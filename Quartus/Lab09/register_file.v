==> flow/design.v <==
module register_file (clk, nRESET, write_enable, write_addr, write_data, 
								read_addr_A, read_addr_B, read_addr_C, 
								read_data_A, read_data_B, read_data_C);
	input clk;
	input nRESET;
	input write_enable;
	input [2:0] write_addr;
	input [15:0] write_data;
	input [2:0] read_addr_A;
	input [2:0] read_addr_B;
	input [2:0] read_addr_C;
	output [15:0] read_data_A;
	output [15:0] read_data_B;
	output [15:0] read_data_C;
	reg [15:0] reg_0;
	reg [15:0] reg_1;
	reg [15:0] reg_2;
	reg [15:0] reg_3;
	reg [15:0] reg_4;
	reg [15:0] reg_5;
	reg [15:0] reg_6;
	reg [15:0] reg_7;
	wire [7:0] decoder_out;
	wire [7:0] reg_enable;
	assign decoder_out = 
		(write_addr == 3'b000) ? 8'b0000_0001 :
		(write_addr == 3'b001) ? 8'b0000_0010 :
		(write_addr == 3'b010) ? 8'b0000_0100 :
		(write_addr == 3'b011) ? 8'b0000_1000 :
		(write_addr == 3'b100) ? 8'b0001_0000 :
		(write_addr == 3'b101) ? 8'b0010_0000 :
		(write_addr == 3'b110) ? 8'b0100_0000 :
		(write_addr == 3'b111) ? 8'b1000_0000 : 8'bx;
	assign reg_enable[0] = write_enable & decoder_out[0];
	assign reg_enable[1] = write_enable & decoder_out[1];
	assign reg_enable[2] = write_enable & decoder_out[2];
	assign reg_enable[3] = write_enable & decoder_out[3];
	assign reg_enable[4] = write_enable & decoder_out[4];
	assign reg_enable[5] = write_enable & decoder_out[5];
	assign reg_enable[6] = write_enable & decoder_out[6];
	assign reg_enable[7] = write_enable & decoder_out[7];
	always @ (posedge clk or negedge nRESET) 
		if (!nRESET) reg_0 <= 16'b0;
		else if (reg_enable[0]) reg_0 <= write_data;
	always @ (posedge clk or negedge nRESET) 
		if (!nRESET) reg_1 <= 16'b0;
		else if (reg_enable[1]) reg_1 <= write_data;
	always @ (posedge clk or negedge nRESET) 
		if (!nRESET) reg_2 <= 16'b0;
		else if (reg_enable[2]) reg_2 <= write_data;
	always @ (posedge clk or negedge nRESET) 
		if (!nRESET) reg_3 <= 16'b0;
		else if (reg_enable[3]) reg_3 <= write_data;	
	always @ (posedge clk or negedge nRESET) 
		if (!nRESET) reg_4 <= 16'b0;
		else if (reg_enable[4]) reg_4 <= write_data;
	always @ (posedge clk or negedge nRESET) 
		if (!nRESET) reg_5 <= 16'b0;
		else if (reg_enable[5]) reg_5 <= write_data;
	always @ (posedge clk or negedge nRESET) 
		if (!nRESET) reg_6 <= 16'b0;
		else if (reg_enable[6]) reg_6 <= write_data;
	always @ (posedge clk or negedge nRESET) 
		if (!nRESET) reg_7 <= 16'b0;
		else if (reg_enable[7]) reg_7 <= write_data;	
	assign read_data_A = 
		(read_addr_A == 3'b000) ? reg_0 :
		(read_addr_A == 3'b001) ? reg_1 :
		(read_addr_A == 3'b010) ? reg_2 :
		(read_addr_A == 3'b011) ? reg_3 :
		(read_addr_A == 3'b100) ? reg_4 :
		(read_addr_A == 3'b101) ? reg_5 :
		(read_addr_A == 3'b110) ? reg_6 :
		(read_addr_A == 3'b111) ? reg_7 : 16'bx;
	assign read_data_B = 
		(read_addr_B == 3'b000) ? reg_0 :
		(read_addr_B == 3'b001) ? reg_1 :
		(read_addr_B == 3'b010) ? reg_2 :
		(read_addr_B == 3'b011) ? reg_3 :
		(read_addr_B == 3'b100) ? reg_4 :
		(read_addr_B == 3'b101) ? reg_5 :
		(read_addr_B == 3'b110) ? reg_6 :
		(read_addr_B == 3'b111) ? reg_7 : 16'bx;	
	assign read_data_C = 
		(read_addr_C == 3'b000) ? reg_0 :
		(read_addr_C == 3'b001) ? reg_1 :
		(read_addr_C == 3'b010) ? reg_2 :
		(read_addr_C == 3'b011) ? reg_3 :
		(read_addr_C == 3'b100) ? reg_4 :
		(read_addr_C == 3'b101) ? reg_5 :
		(read_addr_C == 3'b110) ? reg_6 :
		(read_addr_C == 3'b111) ? reg_7 : 16'bx;	
endmodule
[Reports on register_file]
What the tools print for register_file, step after step.
Lines are those of the file above, counted from 1.
Operators: Yosys type, input widths -> output width; for muxes data width and select width s.
Cell names lack the library's common part.
The mark - stands for no value.
Inputs
  design top: register_file
  clock: clk
  library: sky130hd
  library corner: tt_025C_1v80

[Word level]
Yosys after proc, flatten, opt, wreduce and memory -nomap, before mapping. Enables and synchronous resets that opt folds into registers are not counted as muxes. Memory bits, and registers merged into a memory's read port (data or address), are not among the register bits. Print and check cells are not counted. Equal cells are merged and count once.
Operators by class
  add/subtract/negate cells: 0
  $mul: 0
  divide/modulo/power cells: 0
  magnitude comparators: 0
  eq/ne operators: 28
  shifts and indexed selects: 0
  multiplexer cells: 32
  bitwise operators: 8
  reductions and logical operators: 4
Operators by type and width (number)
  $mux 16: 24
  $mux 8: 8
  $eq 3x3->1 const B: 16
  $eq 3x2->1 const B: 8
  $eq 3x1->1 const B: 4
  $logic_not 3->1: 4
  $and 1x1->1: 8
Bit counts
  register bits: 128
  bits in latches: 0
  RAM bits: 0
  memory bits (read-only): 0
  word width x clocked read ports: 0
  memories kept: 0
  input port bits: 31
  output and inout bits: 48

[Longest topological paths]
Depth = most cells in a row (Yosys ltp): at word level without a register or memory, in the mapped netlist without a sequential cell, where the memories' decode and read muxes count.
Logic depth
  depth in word-level cells: 10
  ABC_AREA: 1
  gate-level depth with buffers: 13

[Mapped cells and area]
Source: synth_stat.txt of the flow (Yosys; design flattened, memories mapped). It holds for the ABC_AREA given above (unset counts as 0); a run with the other value may have another netlist.
Cell types
  dfrtp_1: number 128, area in all 3.2E+03 µm²
  nand2_1: number 491, area in all 1.84E+03 µm²
  o21ai_0: number 163, area in all 815.782 µm²
  a21oi_1: number 126, area in all 630.605 µm²
  nand3_1: number 105, area in all 525.504 µm²
  inv_1: number 126, area in all 472.954 µm²
  nor2_1: number 61, area in all 228.97 µm²
  buf_2: number 32, area in all 160.154 µm²
  clkbuf_1: number 37, area in all 138.883 µm²
  nand4_1: number 18, area in all 112.608 µm²
  or2_2: number 11, area in all 68.816 µm²
  o21ai_1: number 11, area in all 55.053 µm²
  buf_4: number 7, area in all 52.55 µm²
  inv_2: number 12, area in all 45.043 µm²
  o211ai_1: number 5, area in all 37.536 µm²
  nand3_2: number 3, area in all 30.029 µm²
  buf_6: number 2, area in all 22.522 µm²
  o21bai_1: number 3, area in all 22.522 µm²
Other cell types: 11; their cells: 20.
Mapped netlist
  standard cells after synthesis: 1361
  cell area after synthesis: 8610.8 µm²
  flip-flop cells: 128

[Timing after synthesis]
OpenSTA on the mapped netlist: ideal clock, no wires. The path of least setup slack (recovery checks aside). Input and output delay are each 20% of the period. Register names are those of the netlist, which keeps one name where synthesis merged equal registers.
Timing path after synthesis
  path type: in2out
  start: input port read_addr_C[1]
  end: output port read_data_C[7]
  clock period: 1.92 ns
  external input delay: 0.384 ns
  output delay: 0.384 ns
  time at the first pin: 0.384 ns
  arrival: 1.471 ns
  required time: 1.536 ns
  path slack: 0.065 ns
  delay of the path: 1.087 ns
  stages on the path: 11
  buffers on the path: 2
  synthesis period reached: 1.855 ns
"delay of the path" = arrival - input delay + setup time.
A path that ends at an output port has no setup time.
"stages on the path" counts driving pins, that of a launching flip-flop among them; a cell with two outputs on the path counts twice.
"synthesis period reached" is the clock period less the worst setup slack; recovery checks do not enter. This is arithmetic on one report: input and output delays are still those of the set period (20% each).
Between the ends stands the longest chain of elaborated cells between them, by number of cells; it is not shown to be the way that was timed. Of several equally long chains one is given.
A line is the first line of the expression or statement that the cell stems from. Yosys adds cells for indexed reads and writes and turns some case tables into memories.
Between the ends, after synthesis
  cells stage by stage: buf_2 -> inv_2 -> nand3_2 -> inv_2 -> buf_4 -> nand2_1 -> nand3_1 -> nand3_1 -> nand2_1 -> nand2_1 -> a21oi_1
  cells in the longest elaborated chain: 9
  elaborated cells between the ends (all ways): 16
  RTL lines with such cells: 8
  those cells by class: 7 x eq/ne; 8 x mux; 1 x reduce/logical
RTL lines, path after synthesis
  from (decl): RTL line 11  | input [2:0] read_addr_C;
  $eq 3x3->1: RTL line 92  | (read_addr_C == 3'b111) ? reg_7 : 16'bx;
  $mux 16: RTL line 92
  $mux 16: RTL line 91  | (read_addr_C == 3'b110) ? reg_6 :
  $mux 16: RTL line 90  | (read_addr_C == 3'b101) ? reg_5 :
  $mux 16: RTL line 89  | (read_addr_C == 3'b100) ? reg_4 :
  $mux 16: RTL line 88  | (read_addr_C == 3'b011) ? reg_3 :
  $mux 16: RTL line 87  | (read_addr_C == 3'b010) ? reg_2 :
  $mux 16: RTL line 86  | (read_addr_C == 3'b001) ? reg_1 :
  $mux 16: RTL line 85  | (read_addr_C == 3'b000) ? reg_0 :
  to (decl): RTL line 14  | output [15:0] read_data_C;

[Worst path after layout]
Path of least setup slack in the final report of record 1 (OpenROAD, finished layout, wires in). Where an end is a register, its clock arrival counts in the times.
Timing path post-layout
  path type: in2out
  start: input port read_addr_C[2]
  end: output port read_data_C[1]
  clock period: 2.79 ns
  external input delay: 0.56 ns
  output delay: 0.56 ns
  time at the first pin: 0.56 ns
  arrival: 2.15 ns
  required time: 2.23 ns
  path slack: 0.08 ns
  stages on the path: 13
  buffers on the path: 4
Between the ends stands the longest chain of elaborated cells between them, by number of cells; it is not shown to be the way that was timed. Of several equally long chains one is given.
Between the ends, post-layout
  cells stage by stage: clkdlybuf4s15_2 -> buf_6 -> nand2_1 -> inv_2 -> buf_6 -> a21oi_1 -> o21ai_1 -> nand3_1 -> nand2_1 -> nand2_1 -> nand2_1 -> nand2_1 -> dlygate4sd2_1
  cells in the longest elaborated chain: 9
  elaborated cells between the ends (all ways): 16
  RTL lines with such cells: 8
  those cells by class: 7 x eq/ne; 8 x mux; 1 x reduce/logical
RTL lines, path post-layout
  from (decl): RTL line 11  | input [2:0] read_addr_C;
  $eq 3x3->1: RTL line 92  | (read_addr_C == 3'b111) ? reg_7 : 16'bx;
  $mux 16: RTL line 92
  $mux 16: RTL line 91  | (read_addr_C == 3'b110) ? reg_6 :
  $mux 16: RTL line 90  | (read_addr_C == 3'b101) ? reg_5 :
  $mux 16: RTL line 89  | (read_addr_C == 3'b100) ? reg_4 :
  $mux 16: RTL line 88  | (read_addr_C == 3'b011) ? reg_3 :
  $mux 16: RTL line 87  | (read_addr_C == 3'b010) ? reg_2 :
  $mux 16: RTL line 86  | (read_addr_C == 3'b001) ? reg_1 :
  $mux 16: RTL line 85  | (read_addr_C == 3'b000) ? reg_0 :
  to (decl): RTL line 14  | output [15:0] read_data_C;

Hand-over note for register_file

Module register_file, platform sky130hd: 2 stored runs of the flow (Yosys, OpenROAD) with differing settings, in no particular order. Input and output delays are each 20% of the period that was set; the output load is 0.01 pF.
"achieved clock period (ns)": clock period set for the run, less the worst setup slack. It is reckoned from that one timing run; input and output delays stay at 20% of the period that was set.
"worst setup path time (ns)" is the time allowed to the run's worst setup path (the clock period less input and output delay, where it has them) less its slack. Clock arrival times count: a late capture clock shortens it, a late launch clock lengthens it.
"finish__power__total": no workload was simulated; the value follows from the tool's default switching activity.

Flow files of record 1
==> flow/run.sh <==
#!/bin/bash
# the make line also repeats the synthesis and layout settings of config.mk as NAME=value (left out here)
make -C /OpenROAD-flow-scripts/flow DESIGN_CONFIG=/design/flow/config.mk WORK_HOME=/design/flow/orfs CLKGATE_MAP_FILE= finish
==> flow/config.mk <==
export PLATFORM = sky130hd
export DESIGN_NAME = register_file
export DESIGN_NICKNAME = register_file
export VERILOG_FILES = /design/flow/design.v
export SDC_FILE = /design/flow/constraint.sdc
export NUM_CORES = 4
export LEC_CHECK = 0
export ABC_AREA = 1
export CAP_MARGIN = 30
export CELL_PAD_IN_SITES_DETAIL_PLACEMENT = 1
export CORE_ASPECT_RATIO = 0.93
export CORE_MARGIN = 2
export CORE_UTILIZATION = 18
export CTS_CLUSTER_DIAMETER = 241
export MIN_ROUTING_LAYER = met1
export PLACE_DENSITY_LB_ADDON = 0.15
export SLEW_MARGIN = 20
==> flow/constraint.sdc <==
create_clock -name core_clock -period 2.79 [get_ports {clk}]
set_input_delay 0.5580 -clock core_clock [delete_from_list [all_inputs] [get_ports {clk}]]
set_output_delay 0.5580 -clock core_clock [all_outputs]
set_load 0.01 [all_outputs]

report of record 1
yosys chip area after synthesis (um^2): 8610.8
finish__design__die__area: 49604.7
finish__design__instance__area__stdcell: 11766.3
finish__design__instance__utilization: 0.2482
finish__timing__setup__ws: 0.081
finish__timing__setup__tns: 0.000
finish__timing__hold__ws: 0.022
finish__power__total: 7.127e-03
achieved clock period (ns): 2.709
worst setup path time (ns): 1.59
worst setup path kind: in2out

Flow files of record 2
==> flow/run.sh <==
#!/bin/bash
# the make line also repeats the synthesis and layout settings of config.mk as NAME=value (left out here)
make -C /OpenROAD-flow-scripts/flow DESIGN_CONFIG=/design/flow/config.mk WORK_HOME=/design/flow/orfs CLKGATE_MAP_FILE= finish
==> flow/config.mk <==
export PLATFORM = sky130hd
export DESIGN_NAME = register_file
export DESIGN_NICKNAME = register_file
export VERILOG_FILES = /design/flow/design.v
export SDC_FILE = /design/flow/constraint.sdc
export NUM_CORES = 4
export LEC_CHECK = 0
export CAP_MARGIN = 40
export CELL_PAD_IN_SITES_GLOBAL_PLACEMENT = 0
export CORE_MARGIN = 2
export CORE_UTILIZATION = 18
export MAX_ROUTING_LAYER = met4
export MIN_ROUTING_LAYER = met1
export PLACE_DENSITY_LB_ADDON = 0.08
export SLEW_MARGIN = 20
==> flow/constraint.sdc <==
create_clock -name core_clock -period 1.58 [get_ports {clk}]
set_input_delay 0.3160 -clock core_clock [delete_from_list [all_inputs] [get_ports {clk}]]
set_output_delay 0.3160 -clock core_clock [all_outputs]
set_load 0.01 [all_outputs]

report of record 2
yosys chip area after synthesis (um^2): 8375.5
finish__design__die__area: 48272.5
finish__design__instance__area__stdcell: 12583.3
finish__design__instance__utilization: 0.2720
finish__timing__setup__ws: -0.580
finish__timing__setup__tns: -21.455
finish__timing__hold__ws: 0.288
finish__power__total: 1.447e-02
achieved clock period (ns): 2.160
worst setup path time (ns): 1.84
worst setup path kind: reg2out

End of note.
